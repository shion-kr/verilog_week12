==> flow/design.v <==
`timescale 1ns / 1ps
module oneshot_universal(clk, rst, btn, btn_trig);
parameter WIDTH = 1;
input clk, rst;
input [WIDTH-1:0] btn;
reg [WIDTH-1:0] btn_reg;
output reg [WIDTH-1:0] btn_trig;
always @(negedge rst or posedge clk) begin
    if(!rst) begin
        btn_reg <= {WIDTH{1'b0}};
        btn_trig <= {WIDTH{1'b0}};
    end
    else begin
        btn_reg <= btn;
        btn_trig <= btn & ~btn_reg;
    end
end    
endmodule
module LCD_cursor(rst, clk, LCD_E, LCD_RS, LCD_RW, LCD_DATA, LED_out, number_btn, control_btn);
input rst, clk;
input [9:0] number_btn;
input [1:0] control_btn;
wire [9:0] number_btn_t;
wire [1:0] control_btn_t;
oneshot_universal #(.WIDTH(12)) O1(clk, rst, {number_btn[9:0], control_btn[1:0]}, {number_btn_t[9:0], control_btn_t[1:0]});
output LCD_E, LCD_RS, LCD_RW;
output reg [7:0] LCD_DATA;
output reg [7:0] LED_out;
wire LCD_E;
reg LCD_RS, LCD_RW;
reg [7:0] cnt;
reg [2:0] state;
parameter DELAY = 3'b000,
          FUNCTION_SET = 3'b001,
          DISP_ONOFF = 3'b010,
          ENTRY_MODE = 3'b011,
          SET_ADDRESS = 3'b100,
          DELAY_T = 3'b101,
          WRITE = 3'b110,
          CURSOR = 3'b111;
always @(posedge clk or negedge rst)
begin
    if(!rst) begin
        state <= DELAY;
        LED_out <= 8'b0000_0000;
    end
    else begin
        case(state)
            DELAY : begin
                if(cnt == 70) state <= FUNCTION_SET;
                LED_out <= 8'b1000_0000;
            end
            FUNCTION_SET : begin
                if(cnt == 30) state <= DISP_ONOFF;
                LED_out <= 8'b0100_0000;
            end
            DISP_ONOFF : begin
                if(cnt == 30) state <= ENTRY_MODE;
                LED_out <= 8'b0010_0001;
            end
            ENTRY_MODE : begin
                if(cnt == 30) state <= SET_ADDRESS;
                LED_out <= 8'b0001_0000;
            end
            SET_ADDRESS : begin
                if(cnt == 100) state <= DELAY_T;
                LED_out <= 8'b0000_1000;
            end
            DELAY_T : begin
                state <= |number_btn_t ? WRITE : (|control_btn_t ? CURSOR : DELAY_T);
                LED_out <= 8'b0000_0100;
            end
            WRITE : begin
                if(cnt == 30) state <= DELAY_T;
                LED_out <= 8'b0000_0010;
            end
            CURSOR : begin
                if(cnt == 30) state <= DELAY_T;
                LED_out <= 8'b0000_0001;
            end
        endcase
    end
end
always @(posedge clk or negedge rst)
begin
    if(!rst)
        cnt <= 8'b0000_0000;
    else
    begin
        case(state)
            DELAY :
                if(cnt >= 70) cnt <= 0;
                else cnt <= cnt + 1;
            FUNCTION_SET :
                if(cnt >= 30) cnt <= 0;
                else cnt <= cnt + 1;
            DISP_ONOFF :
                if(cnt >= 30) cnt <= 0;
                else cnt <= cnt + 1;
            ENTRY_MODE :
                if(cnt >= 30) cnt <= 0;
                else cnt <= cnt + 1;
            SET_ADDRESS :
                if(cnt >= 100) cnt <= 0;
                else cnt <= cnt + 1;
            DELAY_T :
                cnt <= 0;
            WRITE :
                if(cnt >= 30) cnt <= 0;
                else cnt <= cnt + 1;
            CURSOR :
                if(cnt >= 30) cnt <= 0;
                else cnt <= cnt + 1;
        endcase
    end
end
always @(posedge clk or negedge rst)
begin
    if(!rst)
        {LCD_RS, LCD_RW, LCD_DATA} <= 10'b0_0_0011_0001;
    else
    begin
        case(state)
            FUNCTION_SET :
                {LCD_RS, LCD_RW, LCD_DATA} <= 10'b0_0_0011_1000;
            DISP_ONOFF :
                {LCD_RS, LCD_RW, LCD_DATA} <= 10'b0_0_0000_1111;
            ENTRY_MODE :
                {LCD_RS, LCD_RW, LCD_DATA} <= 10'b0_0_0000_0110;
            SET_ADDRESS :
                {LCD_RS, LCD_RW, LCD_DATA} <= 10'b0_0_0000_0010;
            DELAY_T :
                {LCD_RS, LCD_RW, LCD_DATA} <= 10'b0_0_0000_1111;
            WRITE : begin
                if(cnt == 20) begin
                    case(number_btn)
                        10'b1000_0000_00 : {LCD_RS, LCD_RW, LCD_DATA} <= 10'b1_0_0011_0001;  
                        10'b0100_0000_00 : {LCD_RS, LCD_RW, LCD_DATA} <= 10'b1_0_0011_0010;  
                        10'b0010_0000_00 : {LCD_RS, LCD_RW, LCD_DATA} <= 10'b1_0_0011_0011;  
                        10'b0001_0000_00 : {LCD_RS, LCD_RW, LCD_DATA} <= 10'b1_0_0011_0100;  
                        10'b0000_1000_00 : {LCD_RS, LCD_RW, LCD_DATA} <= 10'b1_0_0011_0101;  
                        10'b0000_0100_00 : {LCD_RS, LCD_RW, LCD_DATA} <= 10'b1_0_0011_0110;  
                        10'b0000_0010_00 : {LCD_RS, LCD_RW, LCD_DATA} <= 10'b1_0_0011_0111;  
                        10'b0000_0001_00 : {LCD_RS, LCD_RW, LCD_DATA} <= 10'b1_0_0011_1000;  
                        10'b0000_0000_10 : {LCD_RS, LCD_RW, LCD_DATA} <= 10'b1_0_0011_1001;  
                        10'b0000_0000_01 : {LCD_RS, LCD_RW, LCD_DATA} <= 10'b1_0_0011_0000;  
                    endcase
                end
                else {LCD_RS, LCD_RW, LCD_DATA} <= 10'b0_0_0000_1111;
            end
            CURSOR : begin
                if(cnt == 20) begin
                    case(control_btn)
                        2'b10 : {LCD_RS, LCD_RW, LCD_DATA} <= 10'b0_0_0001_0000;  
                        2'b01 : {LCD_RS, LCD_RW, LCD_DATA} <= 10'b0_0_0001_0100;  
                    endcase
                end
                else {LCD_RS, LCD_RW, LCD_DATA} <= 10'b0_0_0000_1111;
            end
        endcase
    end
end
assign LCD_E = clk;
endmodule
Reports on LCD_cursor:

The steps from the RTL of LCD_cursor to its reports follow in flow order.
Line numbers count from 1 in the design file above.
Library cell names are shortened.
A cell with - has no value.

* top module: LCD_cursor
* clock port: clk
* cell library: sky130hd
* corner: tt_025C_1v80

After elaboration:

Source: Yosys, flattened and elaborated, memories not mapped. Widths are those after wreduce. Registers that Yosys merges into a memory's read port (data or address) are not register bits. Print and check cells do not count. Equal cells are merged and count once.

* $add $sub $neg: 1
* magnitude comparators: 3
* equal/unequal tests: 33
* mux-type cells: 27
* bitwise gates (word level): 2
* reduce/logical cells: 15

Operators by type and width (number)
* parallel mux 8 bit (select 10 bit): 1
* parallel mux 8 bit (select 8 bit): 1
* parallel mux 8 bit (select 6 bit): 1
* two-way mux 8 bit: 5
* parallel mux 8 bit (select 4 bit): 1
* parallel mux 3 bit (select 7 bit): 1
* OR reduction 10 bit: 2
* two-way mux 3 bit: 6
* == test 8 x 5 -> 1 bit (second input constant): 2
* greater-or-equal comparator 8 x 7 -> 1 bit (second input constant): 2
* == test 8 x 7 -> 1 bit (second input constant): 2
* parallel mux 8 bit (select 2 bit): 1
* inequality test 12 bit (second input constant): 1
* AND 12 bit: 1
* NOT 12 bit: 1
* == test 3 bit (second input constant): 4
* == test 10 x 1 -> 1 bit (second input constant): 1
* == test 10 bit (second input constant): 1
* == test 10 x 2 -> 1 bit (second input constant): 1
* == test 10 x 3 -> 1 bit (second input constant): 1
* == test 10 x 4 -> 1 bit (second input constant): 1
* == test 10 x 5 -> 1 bit (second input constant): 1
* == test 10 x 6 -> 1 bit (second input constant): 1
* == test 10 x 7 -> 1 bit (second input constant): 1
* == test 10 x 8 -> 1 bit (second input constant): 1
* == test 10 x 9 -> 1 bit (second input constant): 1
* inequality test 2 bit (second input constant): 5
* OR reduction 5 bit: 2

Other operator kinds: 19; their cells: 32.

* bits in registers: 53
* input bits: 14
* elaborated cells: 89

Longest topological paths:

Yosys ltp: most cells in a row. Word level: on the elaborated netlist, between registers, memories and ports. Mapped: between sequential cells and ports; inverters and the memories' decode and read muxes count.

* depth in word-level cells: 5
* ABC_AREA: 1
* mapped depth: 13
* mapped depth without buffers: 13

After synthesis:

Yosys stat after the flow's synthesis: flattened, memories mapped to cells. It holds for the ABC_AREA given above (unset counts as 0); a run with the other value may have another netlist.
The area totals of this step are shown rounded.

* standard cells after synthesis: 279
* synthesis area: 2460 um^2
* mapped flip-flops: 55
* buffers: 10

Cell types (number)
* dfrtp_1: 51
* nand2_1: 55
* inv_1: 41
* nor2_1: 41
* dfstp_2: 4
* nor3_1: 15
* nand3_1: 13
* o21ai_0: 11
* ha_1: 4
* xor2_1: 5
* buf_4: 4
* nand3_2: 3
* clkbuf_1: 6
* nor2_4: 2
* o22ai_1: 3
* nor3_4: 1
* a21oi_1: 3
* nand4_1: 2

Other cell types: 13; their cells: 15.

Subject: flow runs of LCD_cursor

Hi,

Design LCD_cursor on sky130hd. What follows are 2 stored runs of the flow, each under its own settings; their order means nothing. The constraints put input and output delay at 20% of the set period each and load the outputs with 0.01 pF.
"total power of the final layout" is the tool's figure for a default switching activity; nothing was simulated.
The measured numbers are rounded.

### Job 1

==> flow/run.sh <==
#!/bin/bash
# the make line also repeats the synthesis and layout settings of config.mk as NAME=value (left out here)
make -C /OpenROAD-flow-scripts/flow DESIGN_CONFIG=/design/flow/config.mk WORK_HOME=/design/flow/orfs CLKGATE_MAP_FILE= finish
==> flow/config.mk <==
export PLATFORM = sky130hd
export DESIGN_NAME = LCD_cursor
export DESIGN_NICKNAME = LCD_cursor
export VERILOG_FILES = /design/flow/design.v
export SDC_FILE = /design/flow/constraint.sdc
export NUM_CORES = 4
export LEC_CHECK = 0
export ABC_AREA = 1
export CAP_MARGIN = 20
export CELL_PAD_IN_SITES_GLOBAL_PLACEMENT = 1
export CORE_MARGIN = 2
export CORE_UTILIZATION = 45
export CTS_CLUSTER_DIAMETER = 119
export CTS_CLUSTER_SIZE = 37
export MAX_ROUTING_LAYER = met4
export MIN_ROUTING_LAYER = met2
export SETUP_SLACK_MARGIN = -0.03
export SLEW_MARGIN = 30
==> flow/constraint.sdc <==
create_clock -name core_clock -period 1.72 [get_ports {clk}]
set_input_delay 0.3440 -clock core_clock [delete_from_list [all_inputs] [get_ports {clk}]]
set_output_delay 0.3440 -clock core_clock [all_outputs]
set_load 0.01 [all_outputs]

Results of job 1:
- Setup slack of the worst path: 0.017 ns
- Sum of negative setup slack: 0.000 ns
- Total power of the final layout: 2450 uW
- Utilization in the final report: 0.611
- Synthesized cell area: 2460 um^2
- Standard-cell area after layout: 3180 um^2
- Total die area: 6070 um^2

### Job 2

==> flow/run.sh <==
#!/bin/bash
# the make line also repeats the synthesis and layout settings of config.mk as NAME=value (left out here)
make -C /OpenROAD-flow-scripts/flow DESIGN_CONFIG=/design/flow/config.mk WORK_HOME=/design/flow/orfs CLKGATE_MAP_FILE= finish
==> flow/config.mk <==
export PLATFORM = sky130hd
export DESIGN_NAME = LCD_cursor
export DESIGN_NICKNAME = LCD_cursor
export VERILOG_FILES = /design/flow/design.v
export SDC_FILE = /design/flow/constraint.sdc
export NUM_CORES = 4
export LEC_CHECK = 0
export CAP_MARGIN = 20
export CORE_MARGIN = 2
export CORE_UTILIZATION = 25
export CTS_CLUSTER_SIZE = 26
export GPL_TIMING_DRIVEN = 0
export PLACE_DENSITY = 0.57
export SETUP_SLACK_MARGIN = 0.62
export SLEW_MARGIN = 20
export TNS_END_PERCENT = 35
==> flow/constraint.sdc <==
create_clock -name core_clock -period 2.48 [get_ports {clk}]
set_input_delay 0.4960 -clock core_clock [delete_from_list [all_inputs] [get_ports {clk}]]
set_output_delay 0.4960 -clock core_clock [all_outputs]
set_load 0.01 [all_outputs]

Results of job 2:
- Utilization in the final report: 0.336
- Total power of the final layout: 1760 uW
- Setup slack of the worst path: 0.340 ns
- Sum of negative setup slack: 0.000 ns
- Synthesized cell area: 2440 um^2
- Total die area: 10600 um^2
- Standard-cell area after layout: 3240 um^2

Regards
